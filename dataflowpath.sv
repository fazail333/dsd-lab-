==> flow/design.v <==
module an_dec(input logic sel,output logic [1:0] Anode);
    always_comb begin
        case (sel)
            1'b0 : Anode <= 8'b01111111;
            1'b1 : Anode <= 8'b10111111;
         endcase
     end    
 endmodule
module bin_to_hex(
    input logic [3:0] bin,
    output logic [3:0] hex
);
    always_comb begin
        case(bin)
            4'b0000 : hex = 4'h0;
            4'b0001 : hex = 4'h1;
            4'b0010 : hex = 4'h2;
            4'b0011 : hex = 4'h3;
            4'b0100 : hex = 4'h4;
            4'b0101 : hex = 4'h5;
            4'b0110 : hex = 4'h6;
            4'b0111 : hex = 4'h7;
            4'b1000 : hex = 4'h8;
            4'b1001 : hex = 4'h9;
            4'b1010 : hex = 4'hA;
            4'b1011 : hex = 4'hB;
            4'b1100 : hex = 4'hC;
            4'b1101 : hex = 4'hD;
            4'b1110 : hex = 4'hE;
            4'b1111 : hex = 4'hF;
        endcase
    end
endmodule
module bit_index_decoder(
    input logic [2:0] bit_index,
    output logic [2:0] bit_index_int
);
    always_comb begin
        case (bit_index) 
            3'b000 : bit_index_int = 3'd0;
            3'b001 : bit_index_int = 3'd1;
            3'b010 : bit_index_int = 3'd2;
            3'b011 : bit_index_int = 3'd3;
            3'b100 : bit_index_int = 3'd4;
            3'b101 : bit_index_int = 3'd5;
            3'b110 : bit_index_int = 3'd6;
            3'b111 : bit_index_int = 3'd7;
        endcase
    end
endmodule
module counter (
  input clk,
  input reset,
  output reg q
);
always @(posedge clk or posedge reset) begin
  if (reset) begin
    q <= 1'b0;
  end
  else begin
    q <= q + 1'b1;
  end
end
endmodule
module dataflowpath(input logic [2:0] bit_index,input logic bit_value,input logic valid_in ,
            input logic reset,input logic clk,input logic d1_en,input logic d2_en,input logic d3_en,
            output logic [6:0]segment,output logic [1:0]Anode);
logic [2:0]a;
logic [7:0] d1_out;
logic [7:0] d2_out;
logic [7:0] d3_out;
logic [1:0][3:0] b;
logic [1:0][3:0] hex;
logic [1:0][6:0] seg;
logic clk_100;
logic q;
dff_1 D1(d1_en,8'b00000000,clk,d1_out);
bit_index_decoder bd1(bit_index,a);
dff_2 D2(d2_en,d1_out,clk,bit_value,a,d2_out);
dff_3 D3(d3_en,d2_out,clk,d3_out);
assign b[0] = d3_out[7:4];
assign b[1] = d3_out[3:0];
bin_to_hex b1(b[0],hex[0]);
bin_to_hex b2(b[1],hex[1]);
decoder_segment ds1(hex[0],seg[0]);
decoder_segment ds2(hex[1],seg[1]);
downclk a1(clk, reset,clk_100);
counter c1(clk,reset, q);
mux2to1 m1(q,seg[0],seg[1],segment);
an_dec d1(q,Anode);
endmodule
module decoder_segment(
    input logic [3:0]a,
    output logic [6:0]out
);
    always @ (a,out) begin
        case(a)
            4'h0 : out <= 7'b0000001;
            4'h1 : out <= 7'b1001111;
            4'h2 : out <= 7'b0010010;
            4'h3 : out <= 7'b0000110;
            4'h4 : out <= 7'b1001100;
            4'h5 : out <= 7'b0100100;
            4'h6 : out <= 7'b0100000;
            4'h7 : out <= 7'b0001111;
            4'h8 : out <= 7'b0000000;
            4'h9 : out <= 7'b0000100;
            4'hA : out <= 7'b0001000;
            4'hB : out <= 7'b1100000;
            4'hC : out <= 7'b0110001;
            4'hD : out <= 7'b1000010;
            4'hE : out <= 7'b0110000;
            4'hF : out <= 7'b0111000;
        endcase
    end
endmodule
module dff_1(
  input d1_en,
  input [7:0] d,
  input clk,
  output reg [7:0] q
);
always @(posedge clk) begin
  if (d1_en) begin
    q <= d;
  end
end
endmodule
module dff_2(
  input d2_en,
  input [7:0] d,
  input clk,
  input bit_value,
  input [2:0]a,
  output reg [7:0] q
);
logic [7:0] data_in_reg;
always @(posedge clk) begin
  if (d2_en) begin
  data_in_reg<=d;
  data_in_reg[a] <= bit_value;
  q<= data_in_reg;
  end
end
endmodule
module dff_3(
  input d3_en,
  input [7:0] d,
  input clk,
  output reg [7:0] q
);
always @(posedge clk) begin
  if (d3_en) begin
    q <= d;
  end
end
endmodule
`timescale 1ns / 1ps
module downclk(input logic clk, reset, output logic clk_100);
logic q1,q2,q3,q4,q5,q6,q7,q8,q9,q10,q11,q12,q13,q14,q15,q16;
t_ff c1(.t(1'b1), .clk(clk), .reset(reset), .q(q1));
t_ff c2(.t(1'b1), .clk(q1), .reset(reset), .q(q2));
t_ff c3(.t(1'b1), .clk(q2), .reset(reset), .q(q3));
t_ff c4(.t(1'b1), .clk(q3), .reset(reset), .q(q4));
t_ff c5(.t(1'b1), .clk(q4), .reset(reset), .q(q5));
t_ff c6(.t(1'b1), .clk(q5), .reset(reset), .q(q6));
t_ff c7(.t(1'b1), .clk(q6), .reset(reset), .q(q7));
t_ff c8(.t(1'b1), .clk(q7), .reset(reset), .q(q8));
t_ff c9(.t(1'b1), .clk(q8), .reset(reset), .q(q9));
t_ff c10(.t(1'b1), .clk(q9), .reset(reset), .q(q10));
t_ff c11(.t(1'b1), .clk(q10), .reset(reset), .q(q11));
t_ff c12(.t(1'b1), .clk(q11), .reset(reset), .q(q12));
t_ff c13(.t(1'b1), .clk(q12), .reset(reset), .q(q13));
t_ff c14(.t(1'b1), .clk(q13), .reset(reset), .q(q14));
t_ff c15(.t(1'b1), .clk(q14), .reset(reset), .q(q15));
t_ff c16(.t(1'b1), .clk(q15), .reset(reset), .q(q16));
t_ff c17(.t(1'b1), .clk(q16), .reset(reset), .q(clk_100));
endmodule
module mux2to1(
  input sel,
  input [6:0] seg0,
  input [6:0] seg1,
  output reg [6:0] out
);
always @* begin
  if (sel == 1'b0) begin
    out = seg0;
  end
  else begin
    out = seg1;
  end
end
endmodule
module t_ff(input t, clk, reset, output logic q);
always_ff @(posedge clk, negedge reset) begin
if (reset == 1'b0)begin
  q <= 1'b0;
  end
else  begin
 if (t) begin
  q <= ~q;
  end
 end
end
endmodule
==> Tool chain data of dataflowpath <==
Tool output for the design above, in the order of the flow.
Line numbers count from 1 in the design file above.
Cell names lack the library's common part.
{ "design": {"top": "dataflowpath", "clk_port": "clk", "cell_library": "sky130hd", "lib_corner": "tt_025C_1v80"} }

==> After elaboration <==
Counts by Yosys on the flattened word-level netlist (proc, flatten, opt, wreduce; memories kept). Print and check cells are left out. Cells with the same type and inputs are merged into one.
Yosys's memory passes give these memory sizes; they may raise the number of words (mostly to a power of two), join words into wider ones and drop unused or constant bits.
{ "classes": {"addsub": 2, "shifts": 1, "n_mux": 3} }
{ "ops": {"columns": ["op", "count"], "rows": [
  ["variable shift 1 x 4 -> 8 bit", 1],
  ["two-way mux 4 bit", 2],
  ["two-way mux 7 bit", 1],
  ["negation 3 -> 4 bit", 1],
  ["adder 1 bit (second input constant)", 1]
]} }
{ "word_totals": {"reg_bits": 25, "mem_bits_ro": 376, "clocked_rd_ports_x_width": 8, "memories": 5, "input_bits": 10, "elab_cells": 15} }
{ "memory_table": {"columns": ["name", "size", "word_bits", "rd", "wr", "line_no", "source"], "rows": [
  ["(name not given)", 16, 7, 1, 0, 97, "case(a)"],
  ["(name not given)", 16, 7, 1, 0, 97, null],
  ["(name not given)", 16, 4, 1, 0, 14, "case(bin)"],
  ["(name not given)", 16, 4, 1, 0, 14, null],
  ["(name not given)", 8, 3, 1, 0, 39, "case (bit_index)"]
]} }

==> Depth <==
Depth = most cells in a row (Yosys ltp): at word level without a register or memory, in the mapped netlist without a sequential cell, where the memories' decode and read muxes count.
{ "depth": {"word_depth": 2, "ABC_AREA": 0, "depth_mapped": 6, "ltp_nobuf": 5} }

==> Netlist <==
Yosys stat after the flow's synthesis: flattened, memories mapped to cells. It holds for the ABC_AREA given above (unset counts as 0); a run with the other value may have another netlist.
{ "by_type": {"columns": ["cell", "count", "type_area_um2"], "rows": [
  ["edfxtp_1", 24, 720.691],
  ["ha_1", 15, 187.68],
  ["dfxtp_1", 8, 160.154],
  ["mux2_2", 14, 157.651],
  ["mux2i_1", 8, 80.077],
  ["inv_1", 12, 45.043],
  ["mux4_2", 2, 45.043],
  ["a21oi_1", 7, 35.034],
  ["buf_4", 4, 30.029],
  ["a2bb2oi_1", 3, 26.275],
  ["nor2_1", 7, 26.275],
  ["dfrtp_1", 1, 25.024],
  ["nor2b_1", 4, 25.024],
  ["nand3_1", 4, 20.019],
  ["nor3_1", 4, 20.019],
  ["clkbuf_1", 4, 15.014],
  ["o31ai_1", 2, 15.014],
  ["mux2_1", 1, 11.261]
]} }
Other cell types: 14; their cells: 19.
{ "synth_totals": {"mapped_cells": 143, "yosys_area_um2": 1761.7, "flip_flops": 33} }
The figures by module come from a second, unflattened synthesis with its own total; it is not the netlist above.
{ "hier_totals": {"hier_cells": 149, "hier_area_um2": 1978.1} }
Rows give one instance, submodules left out.
{ "modules": {"columns": ["module", "instances", "n_cells", "area_um2", "seq_area_um2"], "rows": [
  ["dff_2", 1, 43, 693.2, 480.5],
  ["decoder_segment", 2, 32, 275.3, 0.0],
  ["dff_1", 1, 8, 240.2, 240.2],
  ["dff_3", 1, 8, 240.2, 240.2],
  ["mux2to1", 1, 8, 116.4, 0.0],
  ["bin_to_hex", 2, 4, 30.0, 0.0],
  ["counter", 1, 3, 32.5, 25.0],
  ["bit_index_decoder", 1, 3, 22.5, 0.0],
  ["an_dec", 1, 3, 18.8, 0.0],
  ["dataflowpath", 1, 1, 3.8, 0.0]
]} }

==> Worst setup path after synthesis <==
Source: OpenSTA report_checks on the synthesized netlist (no wires, ideal clock, input and output delay 20% of the period each), path of least setup slack; recovery checks are left aside. Register names are those of the netlist, which keeps one name where synthesis merged equal registers.
{ "synth_path": {"path_kind": "reg2out", "startpoint": "register (name not given)", "endpoint": "output segment[3]", "period_ns": 3.06, "t_first_pin_ns": 0.000, "arrival_time_ns": 1.547, "path_slack_ns": 0.901, "delay_ns": 1.547, "path_stages": 6, "n_path_buf": 0, "synth_period_reached_ns": 2.159} }
"delay_ns" = arrival - input delay + setup time.
At an output port there is no setup time.
"path_stages" counts driving pins, that of a launching flip-flop among them; a cell with two outputs on the path counts twice.
"synth_period_reached_ns" = period - worst setup slack (recovery checks aside). The figure is calculated, with input and output delays left at 20% of the set period.
The rows between start and end are the longest chain of elaborated cells between them; the timing report does not say that the signal goes this way. Where chains are equally long, one stands for them.
Each line given opens the expression or statement behind the cell; cells for indexed reads and writes are added by Yosys, which also makes memories of some case tables.
A memory read counts as a cell of the chain, while the word-level depth stops at memories.
{ "synth_between": {"path_cell_list": "dfxtp_1 -> inv_1 -> ha_1 -> inv_1 -> mux4_2 -> mux2_2", "elab_chain_cells": 2, "cone_cells": 2, "classes_between": "1 x mux; 1 x memory"} }
{ "synth_lines": {"columns": ["item", "line_no", "source"], "rows": [
  ["memory read (16 x 7 bit)", 97, "case(a)"],
  ["two-way mux 7 bit", 186, "if (sel == 1'b0) begin"],
  ["to (decl)", 67, "output logic [6:0]segment,output logic [1:0]Anode);"]
]} }

==> Worst path after layout <==
From the final timing report of job 1: the path of least setup slack in the routed layout; clock arrival at registers is part of the times.
{ "layout_path": {"path_kind": "reg2out", "startpoint": "register (name not given)", "endpoint": "output segment[3]", "period_ns": 3.5, "t_first_pin_ns": 0.27, "arrival_time_ns": 2.46, "path_slack_ns": 0.34, "path_stages": 7, "n_path_buf": 1} }
The rows between start and end are the longest chain of elaborated cells between them; the timing report does not say that the signal goes this way. Where chains are equally long, one stands for them.
A memory read counts as a cell of the chain, while the word-level depth stops at memories.
{ "layout_between": {"path_cell_list": "dfxtp_1 -> inv_1 -> ha_1 -> inv_1 -> mux4_2 -> mux2_2 -> clkdlybuf4s50_1", "elab_chain_cells": 2, "cone_cells": 2, "classes_between": "1 x mux; 1 x memory"} }
{ "layout_lines": {"columns": ["item", "line_no", "source"], "rows": [
  ["memory read (16 x 7 bit)", 97, "case(a)"],
  ["two-way mux 7 bit", 186, "if (sel == 1'b0) begin"],
  ["to (decl)", 67, "output logic [6:0]segment,output logic [1:0]Anode);"]
]} }

Appendix: measured runs

2 stored runs of dataflowpath in the flow (synthesis by Yosys, layout by OpenROAD, sky130hd cells), in arbitrary order. Constraints: input delay and output delay 20% of the set period each, output load 0.01 pF.
"achieved_period_ns" means the clock period less the worst setup slack. The figure is calculated, with input and output delays left at 20% of the set period.
By "power_total_mw" is meant OpenSTA's value without simulated activity: inputs other than the clock are taken to toggle once in ten clock periods, and the tool carries that through the logic.
[
  {
    "run": "job 1",
    "settings": { "period_ns": 3.5, "CORE_UTILIZATION": 18, "SETUP_SLACK_MARGIN": 0.09, "PLACE_DENSITY_LB_ADDON": 0.12, "CORE_ASPECT_RATIO": 1.22, "CELL_PAD_IN_SITES_DETAIL_PLACEMENT": 2, "CTS_CLUSTER_DIAMETER": 236, "CAP_MARGIN": 40, "SLEW_MARGIN": 10, "CORE_MARGIN": 2 },
    "results": { "synthesis_area_um2": 1761.7, "die_um2": 10598.1, "post_route_stdcell_area_um2": 2170.8, "fin_ws_ns": 0.337, "setupTns_ns": 0.000, "timing.hold.ws_ns": 0.419, "power_total_mw": 1.114, "achieved_period_ns": 3.163 }
  },
  {
    "run": "job 2",
    "settings": { "period_ns": 3.53, "CORE_UTILIZATION": 56, "SETUP_SLACK_MARGIN": 0.58, "PLACE_DENSITY_LB_ADDON": 0.16, "HOLD_SLACK_MARGIN": 0.12, "CELL_PAD_IN_SITES_GLOBAL_PLACEMENT": 1, "CELL_PAD_IN_SITES_DETAIL_PLACEMENT": 1, "TNS_END_PERCENT": 20, "ABC_AREA": 0, "GPL_ROUTABILITY_DRIVEN": 1, "SLEW_MARGIN": 5, "MIN_ROUTING_LAYER": "met1", "CAP_MARGIN": 20, "CORE_MARGIN": 2 },
    "results": { "synthesis_area_um2": 1761.7, "die_um2": 3610.8, "post_route_stdcell_area_um2": 1984.4, "fin_ws_ns": 0.636, "setupTns_ns": 0.000, "timing.hold.ws_ns": 0.427, "power_total_mw": 0.8325, "achieved_period_ns": 2.894 }
  }
]
